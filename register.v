==> flow/design.v <==
module register(CLK, RegW, RESET, DR, SR1, SR2, Reg_in, ReadReg1, ReadReg2);
	input CLK, RegW, RESET;
	input [3:0] DR, SR1, SR2;	  
	input [31:0] Reg_in;
	output [31:0] ReadReg1, ReadReg2;
	reg [31:0] REG[0:31];
	assign ReadReg1 = REG[SR1];
	assign ReadReg2 = REG[SR2];
	integer i;
	always@(posedge CLK, posedge RESET) begin
		if (RESET) begin
			for (i=0; i<32; i=i+1) begin
				REG[i] = 0;
			end
		end
		else begin
			if(RegW==1'b1) begin
				REG[DR] <= Reg_in[31:0];
			end
		end
	end
endmodule
### Tool chain data of register

What the tools print for register, step after step.
Line numbers count from 1 in the design file above.
Operators: Yosys type, input widths -> output width; for muxes data width and select width s.
Library cell names are shortened.
Not given: n/a

| inputs | value |
|---|---|
| design top | register |
| clock | CLK |
| library | sky130hd |
| timing corner | tt_025C_1v80 |

### Word level

Yosys after proc, flatten, opt, wreduce and memory -nomap, before mapping. Enables and synchronous resets that opt folds into registers are not counted as muxes. Print and check cells are not counted. Equal cells are merged and count once.

| bit counts | value |
|---|---|
| output and inout bits | 64 |
| cells after elaboration | 82 |
| input port bits | 47 |
| register bits after elaboration | 512 |

| cells by class | value |
|---|---|
| eq/ne operators | 45 |
| mux-type cells | 2 |
| reductions and logical operators | 19 |

Operators by type and width:

| operator | count |
|---|---|
| $pmux 32 s16 | 2 |
| $eq 4x4->1 const B | 24 |
| $eq 4x3->1 const B | 12 |
| $reduce_and 2->1 | 16 |
| $eq 4x2->1 const B | 6 |
| $eq 4x1->1 const B | 3 |
| $logic_not 5->1 | 2 |
| $logic_not 4->1 | 1 |

### Depth

Yosys ltp: most cells in a row. Word level: on the elaborated netlist, between registers, memories and ports. Mapped: between sequential cells and ports; inverters and the memories' decode and read muxes count.

| depth | value |
|---|---|
| word-level depth | 2 |
| ABC_AREA | 0 |
| mapped depth | 9 |

### Mapped cells and area

Source: synth_stat.txt of the flow (Yosys; design flattened, memories mapped). It holds for the ABC_AREA given above (unset counts as 0); a run with the other value may have another netlist.

| synthesis totals | value |
|---|---|
| synthesis area | 27166.1 µm² |
| sequential area | 12812.3 µm² |
| flip-flop cells | 512 |
| standard cells after synthesis | 2386 |

Cells by type:

| type | count | total area (µm²) |
|---|---|---|
| dfrtp_1 | 512 | 1.28E+04 |
| mux2_2 | 511 | 5.75E+03 |
| a22oi_1 | 227 | 1.7E+03 |
| o22ai_1 | 124 | 775.744 |
| a221oi_1 | 88 | 770.739 |
| buf_2 | 116 | 580.557 |
| mux2i_1 | 50 | 500.48 |
| nor2_1 | 120 | 450.432 |
| clkbuf_1 | 109 | 409.142 |
| a21oi_1 | 69 | 345.331 |
| o21ai_0 | 68 | 340.326 |
| a211o_1 | 30 | 262.752 |
| nor2b_1 | 37 | 231.472 |
| o32a_1 | 18 | 180.173 |
| nand3_1 | 30 | 150.144 |
| o22a_1 | 16 | 140.134 |
| inv_1 | 37 | 138.883 |
| a2111oi_1 | 12 | 120.115 |

Not listed: further types 37, cells in them 212.

### Worst setup path after synthesis

Path of least setup slack by OpenSTA after synthesis, without wires, with an ideal clock, recovery checks aside; 20% of the period is set as input and as output delay. Where synthesis merged equal registers, the netlist keeps one of their names.

| timing path after synthesis | value |
|---|---|
| kind | input -> output |
| start | input port SR2[3] |
| end | output port ReadReg2[13] |
| period | 2900 ps |
| external output delay | 580 ps |
| arrival | 1932 ps |
| required time | 2320 ps |
| stages on the path | 8 |
| path slack | 388 ps |
| delay of the path | 1352 ps |
| period reached after synthesis | 2512 ps |

"delay of the path" = arrival - input delay + setup time.
A path that ends at an output port has no setup time.
"stages on the path" counts driving pins, that of a launching flip-flop among them; a cell with two outputs on the path counts twice.
"period reached after synthesis" is the clock period less the worst setup slack; recovery checks do not enter. This is arithmetic on one report: input and output delays are still those of the set period (20% each).
Between the ends stands the longest chain of elaborated cells between them, by number of cells; it is not shown to be the way that was timed. Of several equally long chains one is given.
A line is the first line of the expression or statement that the cell stems from. Yosys adds cells for indexed reads and writes and turns some case tables into memories.

| between the ends, after synthesis | value |
|---|---|
| path through | buf_2 buf_6 buf_2 mux2i_1 nor3_1 a221oi_1 o21ai_0 o32a_1 |
| cells in the longest elaborated chain | 2 |
| elaborated cells on any way between the ends | 17 |

RTL lines, path after synthesis:

| item | RTL line | RTL |
|---|---|---|
| start, declared | 3 | `input [3:0] DR, SR1, SR2;` |
| $eq 4x4->1 | 8 | `assign ReadReg2 = REG[SR2];` |
| $pmux 32 s16 | 8 |  |
| end, declared | 5 | `output [31:0] ReadReg1, ReadReg2;` |

### Timing after layout

From the final timing report of run A: the path of least setup slack in the routed layout; clock arrival at registers is part of the times.
The path's times are printed in steps of 10 ps; the period is the one set.

| timing path post-layout | value |
|---|---|
| kind | register -> output |
| start | register REG[10][13] |
| end | output port ReadReg2[13] |
| required time | 1690 ps |
| arrival | 2290 ps |
| external output delay | 420 ps |
| path slack | -600 ps |
| period | 2110 ps |
| stages on the path | 7 |

Between the ends stands the longest chain of elaborated cells between them, by number of cells; it is not shown to be the way that was timed. Of several equally long chains one is given.

| between the ends, post-layout | value |
|---|---|
| path through | dfrtp_1 mux2i_2 nor3_2 a221oi_2 o21ai_1 o32a_1 buf_2 |
| cells in the longest elaborated chain | 1 |
| elaborated cells on any way between the ends | 1 |

RTL lines, path post-layout:

| item | RTL line | RTL |
|---|---|---|
| start, declared | 6 | `reg [31:0] REG[0:31];` |
| start, assigned | 13 | `REG[i] = 0;` |
| start, assigned | 18 | `REG[DR] <= Reg_in[31:0];` |
| $pmux 32 s16 | 8 | `assign ReadReg2 = REG[SR2];` |
| end, declared | 5 | `output [31:0] ReadReg1, ReadReg2;` |

Memo
Re: implementation data of register

2 stored runs of register in the flow (synthesis by Yosys, layout by OpenROAD, sky130hd cells), in arbitrary order. Constraints: input delay and output delay 20% of the set period each, output load 0.01 pF.

#### Run A

| setting | value |
|---|---|
| period_ns | `2.11` |
| CAP_MARGIN | `20` |
| CORE_MARGIN | `2` |
| CORE_UTILIZATION | `40` |
| SLEW_MARGIN | `20` |

| result | value |
|---|---|
| overall die area | 70015.8 µm² |
| setup slack of the critical path | -604 ps |
| final design utilization | 57.0 % |
| post-synthesis cell area | 27166.1 µm² |

#### Run B

| setting | value |
|---|---|
| period_ns | `1.73` |
| CORE_UTILIZATION | `17` |
| PLACE_DENSITY_LB_ADDON | `0.12` |
| CORE_ASPECT_RATIO | `0.52` |
| CORE_MARGIN | `2` |
| CELL_PAD_IN_SITES_DETAIL_PLACEMENT | `1` |
| TNS_END_PERCENT | `75` |
| ABC_AREA | `0` |
| GPL_TIMING_DRIVEN | `0` |
| CAP_MARGIN | `35` |
| MAX_ROUTING_LAYER | `met4` |
| SLEW_MARGIN | `20` |

| result | value |
|---|---|
| post-synthesis cell area | 27166.1 µm² |
| overall die area | 163188.0 µm² |
| final design utilization | 25.4 % |
| setup slack of the critical path | -978 ps |
