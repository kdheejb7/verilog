==> flow/design.v <==
module PC(branch, CLK, sign_extended, RESET, address);
	input branch, CLK, RESET;	
	input [31:0] sign_extended;
	output reg[31:0] address;
	always@(posedge CLK or posedge RESET)begin
		if (RESET)
			address = 0;
		else 
			address = address + 4 + (branch? sign_extended : 0);
	end
endmodule
# == Step by step through the tools: PC ==
# The steps from the RTL of PC to its reports follow in flow order.
# Line numbers count from 1 in the design file above.
# Not given: --
# inputs
design,PC
clock,CLK
lib,sky130hd
lib_corner,tt_025C_1v80

# == Elaborated design ==
# Counts by Yosys on the flattened word-level netlist (proc, flatten, opt, wreduce; memories kept). Register bits leave out memories and registers merged into their read ports (data or address); mux counts leave out enables and synchronous resets folded into registers. Print and check cells are left out. Cells with the same type and inputs are merged into one.
# word_totals
output_inout_bits,32
word_cells,4
regBits,32
input_bits,35
# op_classes
add_sub_neg,2
muxes,1
# op_table
operator,count
32-bit by 3-bit adder with 32-bit output with constant B,1
32-bit adder,1
32-bit two-way mux,1

# == Longest topological paths ==
# Longest topological path by Yosys (ltp), each cell counted once; first at word level (registers and memories cut), then after technology mapping (sequential cells cut; the memories' decode and read muxes count).
# depth
word_depth,2
abc_area,0
ltp_mapped,12
mapped_depth_nobuf,11

# == Mapped cells and area ==
# The flow's flattened synthesis, as Yosys stat reports it; memories are mapped. The netlist is that of the ABC_AREA named above (0 if unset); the other value can give another one.
# mapped
area_um2,3070.4
seqArea_um2,800.8
flip_flops,32
buffers,11
cell_count,321
# by_type
type,count,type_area_um2
sky130_fd_sc_hd__dfrtp_1,32,800.768
sky130_fd_sc_hd__ha_1,61,763.232
sky130_fd_sc_hd__and2_1,30,187.68
sky130_fd_sc_hd__xnor2_1,17,148.893
sky130_fd_sc_hd__a21oi_1,26,130.125
sky130_fd_sc_hd__xor2_1,12,105.101
sky130_fd_sc_hd__a21o_1,12,90.086
sky130_fd_sc_hd__nand2_1,20,75.072
sky130_fd_sc_hd__o21ai_0,15,75.072
sky130_fd_sc_hd__nor2_1,12,45.043
sky130_fd_sc_hd__a31oi_1,7,43.792
sky130_fd_sc_hd__nand4_1,6,37.536
sky130_fd_sc_hd__o31ai_1,5,37.536
sky130_fd_sc_hd__o41ai_2,2,32.531
sky130_fd_sc_hd__a211oi_1,4,30.029
sky130_fd_sc_hd__o21a_1,4,30.029
sky130_fd_sc_hd__a2111oi_4,1,27.526
sky130_fd_sc_hd__a21o_2,3,26.275
# Other cell types: 31; their cells: 52.

# == Path before layout ==
# Path of least setup slack by OpenSTA after synthesis, without wires, with an ideal clock, recovery checks aside; 20% of the period is set as input and as output delay. Where synthesis merged equal registers, the netlist keeps one of their names.
# synth_path
path_type,in2reg
startpoint,input branch
endpoint,register address[25]
in_delay_ns,0.638
stages,12
launch_ns,0.638
setup_ns,0.131
slack_ns,0.096
n_path_buf,1
clock_period_ns,3.19
path_delay_ns,2.456
t_arrival_ns,2.963
t_required_ns,3.059
period_less_setup_slack_ns,3.094
# "path_delay_ns" = arrival - input delay + setup time.
# "stages" counts driving pins, that of a launching flip-flop among them; a cell with two outputs on the path counts twice.
# "period_less_setup_slack_ns" = period - worst setup slack (recovery checks aside). The figure is calculated, with input and output delays left at 20% of the set period.
# The rows between start and end are the longest chain of elaborated cells between them; the timing report does not say that the signal goes this way. Where chains are equally long, one stands for them.
# Each line given opens the expression or statement behind the cell; cells for indexed reads and writes are added by Yosys, which also makes memories of some case tables.
# synth_between
path_cell_list,sky130_fd_sc_hd__clkbuf_1 sky130_fd_sc_hd__and2_1 sky130_fd_sc_hd__ha_1 sky130_fd_sc_hd__ha_1 sky130_fd_sc_hd__fa_1 sky130_fd_sc_hd__a21o_2 sky130_fd_sc_hd__nand4_4 sky130_fd_sc_hd__a211oi_1 sky130_fd_sc_hd__o21a_1 sky130_fd_sc_hd__a21oi_1 sky130_fd_sc_hd__o21ai_0 sky130_fd_sc_hd__xor2_1
elab_chain_len,2
cells_between,2
cone_lines,1
cone_classes,add/sub (1); mux (1)
# synth_rtl
element,line,rtl
from (decl),2,"input branch, CLK, RESET;"
32-bit two-way mux,9,address = address + 4 + (branch? sign_extended : 0);
32-bit adder,9,
to (assign),7,address = 0;
to (assign),9,
to (decl),4,output reg[31:0] address;

# == Timing after layout ==
# From the final timing report of flow run A: the path of least setup slack in the routed layout; clock arrival at registers is part of the times.
# layout_path
path_type,in2reg
startpoint,input branch
endpoint,register address[27]
t_required_ns,4.45
launch_ns,0.86
t_arrival_ns,3.89
in_delay_ns,0.86
slack_ns,0.56
clock_period_ns,4.28
n_path_buf,2
setup_ns,0.11
stages,13
# The rows between start and end are the longest chain of elaborated cells between them; the timing report does not say that the signal goes this way. Where chains are equally long, one stands for them.
# layout_between
path_cell_list,sky130_fd_sc_hd__clkdlybuf4s50_1 sky130_fd_sc_hd__buf_4 sky130_fd_sc_hd__and2_1 sky130_fd_sc_hd__ha_1 sky130_fd_sc_hd__ha_1 sky130_fd_sc_hd__fa_1 sky130_fd_sc_hd__a21o_2 sky130_fd_sc_hd__nand4_4 sky130_fd_sc_hd__a2111oi_4 sky130_fd_sc_hd__o31ai_2 sky130_fd_sc_hd__o41ai_2 sky130_fd_sc_hd__a31oi_1 sky130_fd_sc_hd__xnor2_1
elab_chain_len,2
cells_between,2
cone_lines,1
cone_classes,add/sub (1); mux (1)
# layout_rtl
element,line,rtl
from (decl),2,"input branch, CLK, RESET;"
32-bit two-way mux,9,address = address + 4 + (branch? sign_extended : 0);
32-bit adder,9,
to (assign),7,address = 0;
to (assign),9,
to (decl),4,output reg[31:0] address;

# 2 stored runs of PC in the flow (synthesis by Yosys, layout by OpenROAD, sky130hd cells), in arbitrary order. Constraints: input delay and output delay 20% of the set period each, output load 0.01 pF.
# By "timing.achieved_period_ns" is meant the clock period of the run minus its worst setup slack. This is arithmetic on one report: input and output delays are still those of the set period (20% each).
# By "critical_path_time_ns" is meant the share of the clock period that the worst setup path is allowed (20% is reserved at inputs, 20% at outputs), minus its slack. Clock arrival times at its registers enter into it.
# By "power_mw" is meant OpenSTA's value without simulated activity: inputs other than the clock are taken to toggle once in ten clock periods, and the tool carries that through the logic.
# A setting shown as . is not set for that run.
stored run,period_ns,CAP_MARGIN,CORE_MARGIN,CORE_UTILIZATION,SLEW_MARGIN,PLACE_DENSITY_LB_ADDON,HOLD_SLACK_MARGIN,CORE_ASPECT_RATIO,CELL_PAD_IN_SITES_DETAIL_PLACEMENT,ABC_AREA,GPL_TIMING_DRIVEN,CTS_CLUSTER_SIZE,MAX_ROUTING_LAYER,synthesis_area_um2,dieArea_um2,final_cell_area_um2,layout_utilization_pct,setup_worst_slack_ns,fin_tns_ns,final_hold_ws_ns,power_mw,timing.achieved_period_ns,critical_path_time_ns,worst_path_kind
flow run A,4.28,20,2,40,20,.,.,.,.,.,.,.,.,3070.4,8393.3,3933.8,53.7,0.556,0.000,0.512,2.793,3.724,2.87,in2reg
flow run B,5.54,35,2,27,20,0.12,0.09,0.92,1,1,0,27,met5,3727.3,14761.3,4777.1,35.1,1.409,0.000,0.507,2.399,4.131,3.02,in2reg
